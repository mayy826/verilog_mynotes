==> flow/design.v <==
`timescale 1ns/1ns
module i2c_master(
    input            clk,
    input            rstn,
    input            wr_enable,
    input            rd_enable,
    inout            sda,
    inout            scl,
    input      [6:0] devaddr,
    input      [7:0] regaddr,
    input      [7:0] regdat,
    output           rddat_valid,
    output reg [7:0] rd_pdat
);
reg  [3:0] cs,ns;
wire [1:0] op_phase;
reg  [9:0] div_cnt;
reg  [8:0] devaddr_pdat;
reg  [8:0] regaddr_pdat;
reg  [8:0] wdat_pdat;
reg  [3:0] i2c_bit_cnt;
reg  [2:0] bitop_cnt;
reg        rd_operation;
reg        i2c_rw;
wire       bitop_done;
reg [3:0]  shift_index;
reg        sda_oe;
reg        scl_oe;
wire       scl_in;
wire       sda_in;
wire       scl_neg;
reg        scl_1d;
parameter idle_st    = 'h0,
          start_st   = 'h1,
          devaddr_st = 'h2,
          devreg_st  = 'h3,
          wrdat_st   = 'h4,
          stop_st    = 'h5,
          restart_st = 'h6,
          rddat_st   = 'h7
          ;
assign sda = sda_oe ? 1'bz : 1'b0;
assign scl = scl_oe ? 1'bz : 1'b0;
assign scl_in = scl;
assign sda_in = sda;
parameter CNT_END = 'd249;  
always@(posedge clk or negedge rstn)
begin
    if(~rstn)
        div_cnt <= 'h0;
    else if(div_cnt == CNT_END)
        div_cnt <= 'h0;
    else    
        div_cnt <= div_cnt + 1'b1;
end
assign trig_clk_t = (div_cnt == CNT_END) ? 1'b1 : 1'b0;
always@(posedge clk or negedge rstn)
begin   
    if(~rstn)
        i2c_rw <= 1'b0;
    else if(cs == idle_st)
        i2c_rw <= 1'b0;
    else if((cs == restart_st) && (trig_clk_t))
        i2c_rw <= 1'b1;
    else
        i2c_rw <= i2c_rw;
end
always@(posedge clk or negedge rstn)
begin
    if(~rstn)
        cs <= 'h0;
    else if(bitop_done ||  wr_enable || rd_enable)
        cs <= ns;
    else
        cs <= cs;
end
always@(posedge clk or negedge rstn)
begin
    if(~rstn)
        rd_operation <= 1'b0;
    else if(cs == stop_st)
        rd_operation <= 1'b0;
    else if (rd_enable)
        rd_operation <= 1'b1;
    else
        rd_operation <= rd_operation;
end
always@*
begin
    case(cs)
    idle_st:
        if(wr_enable || rd_enable)
            ns = start_st;
        else
            ns = idle_st;
    start_st: ns = devaddr_st;
    devaddr_st:
        if ((i2c_bit_cnt == 'd9) && i2c_rw)
            ns = rddat_st;
        else if (i2c_bit_cnt == 'd9)
            ns = devreg_st;
        else
            ns = devaddr_st;
    devreg_st:
        if ((i2c_bit_cnt == 'd9) && rd_operation)
            ns = restart_st;
        else if(i2c_bit_cnt == 'd9)
            ns = wrdat_st;
        else
            ns = devreg_st;
    wrdat_st:
        if (i2c_bit_cnt == 'd9)
            ns = stop_st;
        else 
            ns = wrdat_st;
    restart_st:
            ns = devaddr_st;
    rddat_st:
        if (i2c_bit_cnt == 'd9)
            ns = stop_st;
        else 
            ns = rddat_st;          
    stop_st:
            ns = idle_st;
    default: ns = idle_st;
    endcase
end
always@(posedge clk or negedge rstn)
begin
    if(~rstn)
        sda_oe <= 1'b1;
    else begin
       case(cs)
       idle_st    :                   
          sda_oe <= 1'b1;
       start_st   : 
          if(bitop_cnt == 'd1) 
             sda_oe <= 1'b0; 
          else 
             sda_oe <= sda_oe;
       devaddr_st : 
          if(bitop_cnt == 'd0) 
             sda_oe <= devaddr_pdat[8-shift_index];
          else 
             sda_oe <= sda_oe;
       devreg_st  : 
          if(bitop_cnt == 'd0) 
             sda_oe <= regaddr_pdat[8-shift_index];
          else 
             sda_oe <= sda_oe;
       wrdat_st   : 
          if(bitop_cnt == 'd0) 
             sda_oe <= wdat_pdat[8-shift_index];
          else 
             sda_oe <= sda_oe;
       restart_st : 
          if(bitop_cnt <= 'd1) 
             sda_oe <= 1'b1;
          else if(bitop_cnt >= 'd2) 
          sda_oe <= 1'b0;
          else 
          sda_oe <= sda_oe;
       rddat_st   : 
             sda_oe <= 1'b1;     
       stop_st    : 
           if(bitop_cnt >= 'd2) 
          sda_oe <= 1'b1; 
           else 
             sda_oe <= 1'b0;
       default:
          sda_oe <= 1'b1;
       endcase
    end
end
always@(posedge clk or negedge rstn)
begin
    if(~rstn)
        scl_oe <= 1'b1;
    else begin
       case(cs)
       idle_st:      
          scl_oe <= 1'b1;
       start_st   : 
          if(bitop_cnt >= 'd3)                    
              scl_oe <= 1'b0; 
          else 
              scl_oe <= 1'b1;
       devaddr_st : 
          if(bitop_cnt >= 'd2 && bitop_cnt <='d3) 
              scl_oe <= 1'b1; 
          else 
              scl_oe <= 1'b0;
       devreg_st  : 
          if(bitop_cnt >= 'd2 && bitop_cnt <='d3) 
              scl_oe <= 1'b1; 
          else 
              scl_oe <= 1'b0;   
       wrdat_st   : 
          if(bitop_cnt >= 'd2 && bitop_cnt <='d3) 
		      scl_oe <= 1'b1; 
		  else 
		      scl_oe <= 1'b0;  
       stop_st    : 
	      if(bitop_cnt >= 'd1)                    
		      scl_oe <= 1'b1; 
	      else 
		      scl_oe <= 1'b0;
       restart_st : 
	      if(bitop_cnt >= 'd3)                    
		      scl_oe <= 1'b0; 
		  else 
		      scl_oe <= 1'b1;
       rddat_st   : 
	      if(bitop_cnt >= 'd2 && bitop_cnt <='d3) 
		      scl_oe <= 1'b1; 
		  else 
		      scl_oe <= 1'b0;
	   default:
              scl_oe <= 1'b1;
       endcase
    end
end
always@(posedge clk or negedge rstn)
begin
    if(~rstn)  begin
       devaddr_pdat <= 'h0;
       regaddr_pdat <= 'h0;
       wdat_pdat    <= 'h0;
       end
    else if(((cs == start_st) || (cs == restart_st)) && bitop_done) begin    
       devaddr_pdat <= {devaddr,i2c_rw,1'b1};
       regaddr_pdat <= {regaddr,1'b1};
       wdat_pdat    <= {regdat,1'b1};
       end
    else begin
       devaddr_pdat <= devaddr_pdat;
       regaddr_pdat <= regaddr_pdat;
       wdat_pdat    <= wdat_pdat;
    end
end
always@(posedge clk or negedge rstn)
begin
    if(~rstn)
        bitop_cnt <= 'h0;
    else if ((cs !== idle_st) && (bitop_cnt == 'd4) && (trig_clk_t))
        bitop_cnt <= 'h0;
    else if ((cs !== idle_st) && (trig_clk_t))
        bitop_cnt <= bitop_cnt + 1'b1;
    else
        bitop_cnt <= bitop_cnt;
end
assign bitop_done = ((cs !== idle_st) && (bitop_cnt == 'd4) && (trig_clk_t));
always@(posedge clk or negedge rstn)
begin   
    if(~rstn)
        i2c_bit_cnt <= 'h0; 
    else if((bitop_done) && (cs == stop_st))
           i2c_bit_cnt <= 'h0;          
    else if(     (bitop_done)  &&
               ((cs == start_st) || (cs == restart_st))
           )
           i2c_bit_cnt <= 'h1;  
    else if((bitop_done) &&  (i2c_bit_cnt == 'd9))
          i2c_bit_cnt <= 'h1;             
    else if(bitop_done) 
          i2c_bit_cnt <= i2c_bit_cnt + 1'b1;
    else
        i2c_bit_cnt <= i2c_bit_cnt;
end
always@(posedge clk or negedge rstn)
begin
    if(~rstn)
        shift_index <= 'h0;
    else if(((cs == devaddr_st) || (cs == devreg_st) || (cs == wrdat_st))
            && (bitop_done)) begin
        if(shift_index == 'd8)
            shift_index <= 'h0;
        else
            shift_index <= shift_index + 1'b1;
    end
    else 
        shift_index <= shift_index;
end
always@(posedge clk or negedge rstn)
begin
    if(~rstn)
        scl_1d <= 1'b0;
    else
        scl_1d <= scl;
end
assign scl_neg = ~scl && scl_1d;
always@(posedge clk or negedge rstn)
begin
    if(~rstn)
        rd_pdat <= 'h0;
    else if((cs == rddat_st) && scl_neg && (i2c_bit_cnt !== 'd9))
        rd_pdat <= {rd_pdat,sda};
    else
        rd_pdat <= rd_pdat;
end
assign rddat_valid = ((cs == rddat_st) && (i2c_bit_cnt == 'd9) && bitop_done) ? 1'b1 : 1'b0;
endmodule
Step by step through the tools: i2c_master
Tool output for the design above, in the order of the flow.
Lines are those of the file above, counted from 1.
Library cell names are shortened.
{ "design": {"top": "i2c_master", "clk_port": "clk", "library": "sky130hd", "corner": "tt_025C_1v80"} }

Elaborated design
Yosys after proc, flatten, opt, wreduce and memory -nomap, before mapping. Memory bits, and registers merged into a memory's read port (data or address), are not among the register bits. Print and check cells are not counted.
{ "word_totals": {"ff_bits": 65, "elab_cells": 114, "output_inout_bits": 11} }
{ "classes": {"n_shift": 3, "muxes": 36, "cmp": 5, "n_eq": 19, "add_sub_neg": 5, "reduce_and_logical": 31, "bitwise": 1} }
{ "op_table": {"columns": ["op", "count"], "rows": [
  ["9-bit by 5-bit variable part select with 1-bit output", 3],
  ["1-bit two-way mux", 21],
  ["4-bit two-way mux", 5],
  ["3-bit case mux with 6-bit select", 1],
  ["1-bit logical AND", 16],
  ["4-bit by 3-bit equality test with 1-bit output with constant B", 4],
  ["3-bit two-way mux", 5],
  ["10-bit by 1-bit adder with 10-bit output with constant B", 1],
  ["10-bit by 8-bit equality test with 1-bit output with constant B", 1],
  ["10-bit two-way mux", 1],
  ["2-bit inequality test with constant B", 4],
  ["4-bit by 1-bit adder with 4-bit output with constant B", 2],
  ["4-bit by 2-bit equality test with 1-bit output with constant B", 2],
  ["4-bit equality test with constant B", 2],
  ["1-bit logical OR", 6],
  ["2-bit nonzero test", 3],
  ["3-bit by 2-bit >= comparator with 1-bit output with constant B", 2],
  ["1-bit case mux with 6-bit select", 1],
  ["4-bit by 4-bit subtractor with 5-bit output with constant A", 1],
  ["5-bit AND reduction", 1],
  ["4-bit by 1-bit equality test with 1-bit output with constant B", 1],
  ["4-bit by 1-bit !== test with 1-bit output with constant B", 1],
  ["4-bit !== test with constant B", 1],
  ["4-bit logical NOT", 1],
  ["4-bit nonzero test", 1],
  ["4-bit OR reduction", 1],
  ["3-bit by 1-bit adder with 3-bit output with constant B", 1],
  ["3-bit by 1-bit >= comparator with 1-bit output with constant B", 1]
]} }
Not listed: further kinds 10, cells in them 10.

Logic depth
Depth = most cells in a row (Yosys ltp): at word level without a register or memory, in the mapped netlist without a sequential cell, where the memories' decode and read muxes count.
{ "depth": {"ltp_word": 7, "abc_area": 0, "ltp_mapped": 8, "depth_no_buf": 7} }

After synthesis
The flow's flattened synthesis, as Yosys stat reports it; memories are mapped. The netlist is that of the ABC_AREA named above (0 if unset); the other value can give another one.
{ "by_type": {"columns": ["cell", "count"], "rows": [
  ["dfrtp_1", 26],
  ["buf_4", 11],
  ["ha_1", 6],
  ["nor2_1", 17],
  ["nand3_1", 9],
  ["nand2_1", 10],
  ["inv_1", 9],
  ["mux2_1", 3],
  ["dfstp_2", 1],
  ["xor2_1", 3],
  ["o21ai_0", 5],
  ["o21ai_1", 5],
  ["o31ai_1", 3],
  ["nand4_4", 1],
  ["nor3b_4", 1],
  ["xnor2_1", 2],
  ["a21oi_4", 1],
  ["a21o_1", 2]
]} }
Not listed: further types 18, cells in them 24.
{ "synth_totals": {"yosys_area_um2": 1418.9, "ff_cells": 27, "cell_count": 139} }

Worst setup path after synthesis
Source: OpenSTA report_checks on the synthesized netlist (no wires, ideal clock, input and output delay 20% of the period each), path of least setup slack; recovery checks are left aside. Register names are those of the netlist, which keeps one name where synthesis merged equal registers.
{ "synth_path": {"path_kind": "flip-flop to output port", "from": "reg div_cnt[2]", "to": "out rddat_valid", "output_delay_ns": 0.416, "clock_period_ns": 2.08, "delay_ns": 1.578, "required_ns": 1.664, "path_slack_ns": 0.086, "n_path_buf": 1, "path_stages": 6, "t_arrival_ns": 1.578, "t_first_pin_ns": 0.000, "synth_period_reached_ns": 1.994} }
"delay_ns" is the arrival time less input delay plus setup time.
A path that ends at an output port has no setup time.
"path_stages": output pins that drive a net of the path, with the launching flip-flop's if there is one; two outputs of one cell count as two.
"synth_period_reached_ns" is the clock period less the worst setup slack; recovery checks do not enter. This is arithmetic on one report: input and output delays are still those of the set period (20% each).
Between the ends stands the longest chain of elaborated cells between them, by number of cells; it is not shown to be the way that was timed. Of several equally long chains one is given.
A line is the first line of the expression or statement that the cell stems from. Yosys adds cells for indexed reads and writes and turns some case tables into memories.
At most two assigning lines are given for a register; there are more.
{ "synth_between": {"path_cell_list": "dfrtp_1 nor4b_2 nor3b_4 nand4_4 buf_6 nor3_1", "elab_chain_cells": 5, "cells_between": 5, "cone_classes": "eq/ne (1); mux (2); reduce/logical (2)"} }
{ "synth_rtl": {"columns": ["item", "line", "text"], "rows": [
  ["start, declared", 17, "reg  [9:0] div_cnt;"],
  ["start, assigned", 50, "div_cnt <= 'h0;"],
  ["start, assigned", 54, "div_cnt <= div_cnt + 1'b1;"],
  ["10-bit by 8-bit equality test with 1-bit output", 56, "assign trig_clk_t = (div_cnt == CNT_END) ? 1'b1 : 1'b0;"],
  ["1-bit two-way mux", 56, null],
  ["1-bit logical AND", 252, "assign bitop_done = ((cs !== idle_st) && (bitop_cnt == 'd4) && (trig_clk_t));"],
  ["1-bit logical AND", 301, "assign rddat_valid = ((cs == rddat_st) && (i2c_bit_cnt == 'd9) && bitop_done) ? 1'b1 : 1'b0;"],
  ["1-bit two-way mux", 301, null],
  ["end, declared", 12, "output           rddat_valid,"]
]} }

Timing after layout
Path of least setup slack in the final report of stored run 1 (OpenROAD, finished layout, wires in). Where an end is a register, its clock arrival counts in the times.
{ "layout_path": {"path_kind": "flip-flop to output port", "from": "reg div_cnt[9]", "to": "out rddat_valid", "n_path_buf": 2, "t_first_pin_ns": 0.27, "path_slack_ns": 0.18, "output_delay_ns": 0.52, "path_stages": 7, "clock_period_ns": 2.6, "t_arrival_ns": 1.90, "required_ns": 2.08} }
Between the ends stands the longest chain of elaborated cells between them, by number of cells; it is not shown to be the way that was timed. Of several equally long chains one is given.
At most two assigning lines are given for a register; there are more.
{ "layout_between": {"path_cell_list": "dfrtp_1 nor4b_4 nor3b_4 nand4_4 buf_6 nor3_1 buf_2", "elab_chain_cells": 5, "cells_between": 5, "cone_classes": "eq/ne (1); mux (2); reduce/logical (2)"} }
{ "layout_rtl": {"columns": ["item", "line", "text"], "rows": [
  ["start, declared", 17, "reg  [9:0] div_cnt;"],
  ["start, assigned", 50, "div_cnt <= 'h0;"],
  ["start, assigned", 54, "div_cnt <= div_cnt + 1'b1;"],
  ["10-bit by 8-bit equality test with 1-bit output", 56, "assign trig_clk_t = (div_cnt == CNT_END) ? 1'b1 : 1'b0;"],
  ["1-bit two-way mux", 56, null],
  ["1-bit logical AND", 252, "assign bitop_done = ((cs !== idle_st) && (bitop_cnt == 'd4) && (trig_clk_t));"],
  ["1-bit logical AND", 301, "assign rddat_valid = ((cs == rddat_st) && (i2c_bit_cnt == 'd9) && bitop_done) ? 1'b1 : 1'b0;"],
  ["1-bit two-way mux", 301, null],
  ["end, declared", 12, "output           rddat_valid,"]
]} }

Measured data: module i2c_master, platform sky130hd, 2 stored runs of the flow under differing settings, order arbitrary. Input and output delays are each 20% of the period that was set; the output load is 0.01 pF.
"period_reached_ns" = clock period - worst setup slack. The figure is calculated, with input and output delays left at 20% of the set period.
"worst_setup_path_time_ns" = time allowed to the worst setup path (clock period - input delay - output delay, where it has them) - its slack; a late launch clock adds to it, a late capture clock takes from it.
"final_power_mw" rests on the timing tool's default activity at the inputs, not on a simulated workload.
[
  {
    "run": "stored run 1",
    "settings": { "period_ns": 2.6, "CORE_UTILIZATION": 31, "SETUP_SLACK_MARGIN": 0.05, "PLACE_DENSITY": 0.76, "CELL_PAD_IN_SITES_GLOBAL_PLACEMENT": 2, "TNS_END_PERCENT": 15, "GPL_TIMING_DRIVEN": 0, "GPL_ROUTABILITY_DRIVEN": 0, "MIN_ROUTING_LAYER": "met2", "MAX_ROUTING_LAYER": "met4", "CAP_MARGIN": 20, "CORE_MARGIN": 2, "SLEW_MARGIN": 20 },
    "results": { "setup_ws_ns": 0.180, "period_reached_ns": 2.420, "finish.utilization_frac": 0.372, "final_die_area_um2": 5134.4, "tns_ns": 0.000, "synthArea_um2": 1418.9, "final_power_mw": 0.6933, "worst_setup_path_time_ns": 1.90, "path_kind": "flip-flop to output port", "finalCellArea_um2": 1632.8 }
  },
  {
    "run": "stored run 2",
    "settings": { "period_ns": 1.47, "CORE_UTILIZATION": 41, "SETUP_SLACK_MARGIN": 0.25, "PLACE_DENSITY_LB_ADDON": 0.0, "CORE_MARGIN": 4, "CELL_PAD_IN_SITES_GLOBAL_PLACEMENT": 0, "ABC_AREA": 1, "GPL_TIMING_DRIVEN": 0, "GPL_ROUTABILITY_DRIVEN": 0, "CTS_CLUSTER_SIZE": 62, "CAP_MARGIN": 10, "SLEW_MARGIN": 10, "MIN_ROUTING_LAYER": "met1" },
    "results": { "setup_ws_ns": -0.414, "period_reached_ns": 1.884, "finish.utilization_frac": 0.549, "final_die_area_um2": 4911.9, "tns_ns": -2.539, "synthArea_um2": 1580.3, "final_power_mw": 1.237, "worst_setup_path_time_ns": 1.59, "path_kind": "flip-flop to output port", "finalCellArea_um2": 2024.4 }
  }
]
